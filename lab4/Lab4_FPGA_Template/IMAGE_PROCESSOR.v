==> flow/design.v <==
module IMAGE_PROCESSOR (
	PIXEL_IN,
	CLK,
	VGA_PIXEL_X,
	VGA_PIXEL_Y,
	VGA_VSYNC_NEG,
	RESULT
);
input	[7:0]	PIXEL_IN;
input 		CLK;
input [9:0] VGA_PIXEL_X;
input [9:0] VGA_PIXEL_Y;
input			VGA_VSYNC_NEG;
output [8:0] RESULT;
wire [2:0] RED;
wire [2:0] GREEN;
wire [1:0] BLUE;
assign RED = PIXEL_IN[7:5];
assign GREEN = PIXEL_IN[4:2];
assign BLUE = PIXEL_IN[1:0];
reg [14:0] RED_PIXELS;
reg [14:0] BLUE_PIXELS;
reg [14:0] pixel_count;
reg [9:0] RED_FRAMES;
reg [9:0] BLUE_FRAMES;
reg [9:0] NONE_FRAMES;
wire [8:0] x_coord;
wire [8:0] y_coord;
assign x_coord = pixel_count % 176;
assign y_coord = pixel_count / 144;
always @ (posedge CLK) begin
	if (pixel_count > 25344) begin
		if (BLUE_PIXELS > 1000)
			BLUE_FRAMES = BLUE_FRAMES + 1;
		else 
			NONE_FRAMES = NONE_FRAMES + 1;
		RED_PIXELS = 0;
		BLUE_PIXELS = 0;
		pixel_count = 0;
	end
	if (RED_FRAMES == 10'b1111111111 ||
	    BLUE_FRAMES == 10'b1111111111 ||
		 NONE_FRAMES == 10'b1111111111) begin
		if (RED_FRAMES > 0)
			RED_FRAMES = RED_FRAMES - 1;
		if (BLUE_FRAMES > 0)
			BLUE_FRAMES = BLUE_FRAMES - 1;
		if (NONE_FRAMES > 0)
			NONE_FRAMES = NONE_FRAMES - 1;
	end
	if (RED >= 3'b101 && GREEN <= 3'b011 && BLUE <= 2'b10)
		RED_PIXELS = RED_PIXELS + 1;
	else
		if (RED <= 3'b011 && GREEN <= 3'b011 && BLUE >= 2'b10)
			BLUE_PIXELS = BLUE_PIXELS + 1;
	pixel_count = pixel_count + 1;
end
assign RESULT[0] = RED_FRAMES > BLUE_FRAMES ? 0 : 1;
assign RESULT[1] = (NONE_FRAMES > RED_FRAMES && NONE_FRAMES > BLUE_FRAMES) ? 1 : 0;
endmodule
From RTL to reports: IMAGE_PROCESSOR
What the tools print for IMAGE_PROCESSOR, step after step. Line numbers count from 1 in the design file above. Operators carry their Yosys type and port widths (W data, S select, Z words). Library cell names are shortened. A cell with -- has no value.

Top: IMAGE_PROCESSOR. Clock port: CLK. Cell library: sky130hd. Corner: tt_025C_1v80.

Word-level counts
Source: Yosys, flattened and elaborated, memories not mapped. Widths are those after wreduce. Registers that Yosys merges into a memory's read port (data or address) are not register bits. Print and check cells do not count. Equal cells are merged and count once.

Bits in registers: 60. The figure for input bits is 30. The figure for output and inout port bits is 9. For word-level cells the number is 50.

For add/subtract/negate cells the number is 7. Under magnitude comparators stands 13. For equality and inequality tests the number is 3. The figure for mux-type cells is 14. The entry for reductions and logical operators reads 8.

Operator list (number): $mux W10 (8); $mux W15 (4); $sub A10 B1 Y10 const B (3); $gt A10 B1 Y1 const B (3); $gt A10 B10 Y1 (3); $eq A10 B10 Y1 const B (3); $add A15 B1 Y15 const B (2); $add A10 B1 Y10 const B (2); $gt A15 B10 Y1 const B (1); $gt A15 B15 Y1 const B (1); $le A3 B2 Y1 const B (2); $logic_and A1 B1 Y1 (5); $ge A3 B3 Y1 const B (1); $logic_or A1 B1 Y1 (2); $ge A2 B2 Y1 const B (1); $le A2 B2 Y1 const B (1); $reduce_and A2 Y1 (1); $mux W1 (2).

Logic depth
Depth = most cells in a row (Yosys ltp): at word level without a register or memory, in the mapped netlist without a sequential cell, where the memories' decode and read muxes count.

Under depth after elaboration stands 7. For ABC_AREA the number is 0. For gate-level depth with buffers the number is 13. Under depth with buffers taken out stands 11.

Synthesis result
Source: synth_stat.txt of the flow (Yosys; design flattened, memories mapped). It holds for the ABC_AREA given above (unset counts as 0); a run with the other value may have another netlist.

Under mapped cells stands 505. The entry for cell area after synthesis reads 4300.4 um2. For sequential part of the area the number is 1301.2 um2. Under flip-flops stands 60. Under buffers stands 23.

Cells by type: dfxtp_1 (number 50, total area 1000.96 um2); ha_1 (number 37, total area 462.944 um2); xnor2_1 (number 39, total area 341.578 um2); edfxtp_1 (number 10, total area 300.288 um2); xor2_1 (number 26, total area 227.718 um2); nor2_1 (number 49, total area 183.926 um2); nand2_1 (number 44, total area 165.158 um2); nand4_1 (number 22, total area 137.632 um2); nand3_1 (number 23, total area 115.11 um2); inv_1 (number 30, total area 112.608 um2); buf_4 (number 10, total area 75.072 um2); nor3_1 (number 15, total area 75.072 um2); a21oi_1 (number 13, total area 65.062 um2); nor4_1 (number 10, total area 62.56 um2); o211ai_1 (number 8, total area 60.058 um2); a211oi_1 (number 6, total area 45.043 um2); a21o_1 (number 6, total area 45.043 um2); o21a_1 (number 6, total area 45.043 um2).

Other cell types: 47; their cells: 101.

Timing after synthesis
Source: OpenSTA report_checks on the synthesized netlist (no wires, ideal clock, input and output delay 20% of the period each), path of least setup slack; recovery checks are left aside. Register names are those of the netlist, which keeps one name where synthesis merged equal registers.

Kind: register -> register. From: register NONE_FRAMES[0]. To: register RED_FRAMES[0]. The entry for clock period reads 4100 ps. The figure for launch time at the first pin is 0 ps. The figure for arrival time is 3161 ps. Required time: 3717 ps. The entry for path slack reads 556 ps. For path delay the number is 3544 ps. Driving pins on the path: 11. The entry for path buffers reads 2. For synthesis period reached the number is 3544 ps.

"path delay" = arrival - input delay + setup time. "driving pins on the path" counts driving pins, that of a launching flip-flop among them; a cell with two outputs on the path counts twice. "synthesis period reached" is the clock period less the worst setup slack; recovery checks do not enter. This is arithmetic on one report: input and output delays are still those of the set period (20% each). Between the ends stands the longest chain of elaborated cells between them, by number of cells; it is not shown to be the way that was timed. Of several equally long chains one is given. A line is the first line of the expression or statement that the cell stems from. Yosys adds cells for indexed reads and writes and turns some case tables into memories.

Cell sequence: dfxtp_1 -> ha_1 -> buf_2 -> and3_1 -> buf_1 -> or4b_1 -> a211oi_2 -> o22ai_1 -> a2111oi_4 -> nor2_1 -> a31oi_1. The entry for length of the longest elaborated chain reads 6.

Ends and longest elaborated chain, after synthesis: from (decl) (RTL line 26) `reg [9:0] NONE_FRAMES;`; from (assign) (RTL line 36) `NONE_FRAMES = NONE_FRAMES + 1;`; from (assign) (RTL line 49) `NONE_FRAMES = NONE_FRAMES - 1;`; $add A10 B1 Y10 (RTL line 36); $mux W10 (RTL line 33) `if (BLUE_PIXELS > 1000)`; $mux W10 (RTL line 32) `if (pixel_count > 25344) begin`; $eq A10 B10 Y1 (RTL line 43) `NONE_FRAMES == 10'b1111111111) begin`; $logic_or A1 B1 Y1 (RTL line 41) `if (RED_FRAMES == 10'b1111111111 ||`; $reduce_and A2 Y1; to (assign) (RTL line 45) `RED_FRAMES = RED_FRAMES - 1;`; to (decl) (RTL line 24) `reg [9:0] RED_FRAMES;`.

Timing after layout
From the final timing report of flow run A: the path of least setup slack in the routed layout; clock arrival at registers is part of the times. The path's times are printed in steps of 10 ps; the period is the one set.

Kind: register -> register. From: register BLUE_FRAMES[1]. To: register NONE_FRAMES[9]. The entry for clock period reads 4010 ps. The figure for launch time at the first pin is 340 ps. The figure for arrival time is 3680 ps. Required time: 4160 ps. The entry for path slack reads 480 ps. Driving pins on the path: 13. The entry for path buffers reads 3.

Between the ends stands the longest chain of elaborated cells between them, by number of cells; it is not shown to be the way that was timed. Of several equally long chains one is given.

Cell sequence: dfxtp_4 -> buf_4 -> ha_1 -> nand2_1 -> or3_1 -> nor4_2 -> o221ai_2 -> o41ai_4 -> buf_4 -> buf_4 -> nor2_4 -> nor3_2 -> a21boi_0. The entry for length of the longest elaborated chain reads 7.

Ends and longest elaborated chain, post-layout: from (decl) (RTL line 25) `reg [9:0] BLUE_FRAMES;`; from (assign) (RTL line 34) `BLUE_FRAMES = BLUE_FRAMES + 1;`; from (assign) (RTL line 47) `BLUE_FRAMES = BLUE_FRAMES - 1;`; $add A10 B1 Y10 (RTL line 34); $mux W10 (RTL line 33) `if (BLUE_PIXELS > 1000)`; $mux W10 (RTL line 32) `if (pixel_count > 25344) begin`; $eq A10 B10 Y1 (RTL line 42) `BLUE_FRAMES == 10'b1111111111 ||`; $logic_or A1 B1 Y1 (2 in a row) (RTL line 41) `if (RED_FRAMES == 10'b1111111111 ||`; $mux W10 (RTL line 41); to (assign) (RTL line 36) `NONE_FRAMES = NONE_FRAMES + 1;`; to (assign) (RTL line 49) `NONE_FRAMES = NONE_FRAMES - 1;`; to (decl) (RTL line 26) `reg [9:0] NONE_FRAMES;`.

Data sheet: physical implementation of IMAGE_PROCESSOR

Stored flow runs of IMAGE_PROCESSOR (2 of them; Yosys, OpenROAD, sky130hd). They differ in their settings and are not a sequence. Constraints: input delay and output delay 20% of the set period each, output load 0.01 pF. By "clock period reached" is meant the clock period of the run minus its worst setup slack. This is arithmetic on one report: input and output delays are still those of the set period (20% each). "critical setup path time" = time allowed to the worst setup path (clock period - input delay - output delay, where it has them) - its slack; a late launch clock adds to it, a late capture clock takes from it. By "total power after layout" is meant OpenSTA's value without simulated activity: inputs other than the clock are taken to toggle once in ten clock periods, and the tool carries that through the logic. "critical setup path time" is known to 10 ps.

Files of flow run A:
==> flow/run.sh <==
#!/bin/bash
# the make line also repeats the synthesis and layout settings of config.mk as NAME=value (left out here)
make -C /OpenROAD-flow-scripts/flow DESIGN_CONFIG=/design/flow/config.mk WORK_HOME=/design/flow/orfs CLKGATE_MAP_FILE= finish
==> flow/config.mk <==
export PLATFORM = sky130hd
export DESIGN_NAME = IMAGE_PROCESSOR
export DESIGN_NICKNAME = IMAGE_PROCESSOR
export VERILOG_FILES = /design/flow/design.v
export SDC_FILE = /design/flow/constraint.sdc
export NUM_CORES = 4
export LEC_CHECK = 0
export ABC_AREA = 0
export CAP_MARGIN = 20
export CELL_PAD_IN_SITES_DETAIL_PLACEMENT = 2
export CORE_ASPECT_RATIO = 1.47
export CORE_MARGIN = 6
export CORE_UTILIZATION = 33
export GPL_TIMING_DRIVEN = 0
export PLACE_DENSITY_LB_ADDON = 0.18
export SETUP_SLACK_MARGIN = 0.73
export SLEW_MARGIN = 20
export TNS_END_PERCENT = 25
==> flow/constraint.sdc <==
create_clock -name core_clock -period 4.01 [get_ports {CLK}]
set_input_delay 0.8020 -clock core_clock [delete_from_list [all_inputs] [get_ports {CLK}]]
set_output_delay 0.8020 -clock core_clock [all_outputs]
set_load 0.01 [all_outputs]

Results of flow run A. The netlist area reported by Yosys reads 4300.4 um2. The measured die area is 15966.2 um2. The standard-cell area after layout reads 5527.8 um2. The utilization after layout comes to 43.5 %. The measured smallest setup slack is 479 ps. The total negative setup slack reads 0 ps. The lowest hold slack is 426 ps. For the total power after layout the run shows 1.462 mW. The clock period reached reads 3531 ps. The critical setup path time is 3530 ps. Worst setup path type: register -> register.

Files of flow run B:
==> flow/run.sh <==
#!/bin/bash
# the make line also repeats the synthesis and layout settings of config.mk as NAME=value (left out here)
make -C /OpenROAD-flow-scripts/flow DESIGN_CONFIG=/design/flow/config.mk WORK_HOME=/design/flow/orfs CLKGATE_MAP_FILE= finish
==> flow/config.mk <==
export PLATFORM = sky130hd
export DESIGN_NAME = IMAGE_PROCESSOR
export DESIGN_NICKNAME = IMAGE_PROCESSOR
export VERILOG_FILES = /design/flow/design.v
export SDC_FILE = /design/flow/constraint.sdc
export NUM_CORES = 4
export LEC_CHECK = 0
export CAP_MARGIN = 20
export CORE_MARGIN = 2
export CORE_UTILIZATION = 53
export SLEW_MARGIN = 20
==> flow/constraint.sdc <==
create_clock -name core_clock -period 4.29 [get_ports {CLK}]
set_input_delay 0.8580 -clock core_clock [delete_from_list [all_inputs] [get_ports {CLK}]]
set_output_delay 0.8580 -clock core_clock [all_outputs]
set_load 0.01 [all_outputs]

Results of flow run B. The netlist area reported by Yosys reads 4300.4 um2. The measured die area is 8850.1 um2. The standard-cell area after layout reads 4620.7 um2. The utilization after layout comes to 59.2 %. The measured smallest setup slack is 235 ps. The total negative setup slack reads 0 ps. The lowest hold slack is 413 ps. For the total power after layout the run shows 1.045 mW. The clock period reached reads 4055 ps. The critical setup path time is 3200 ps. Worst setup path type: register -> output.
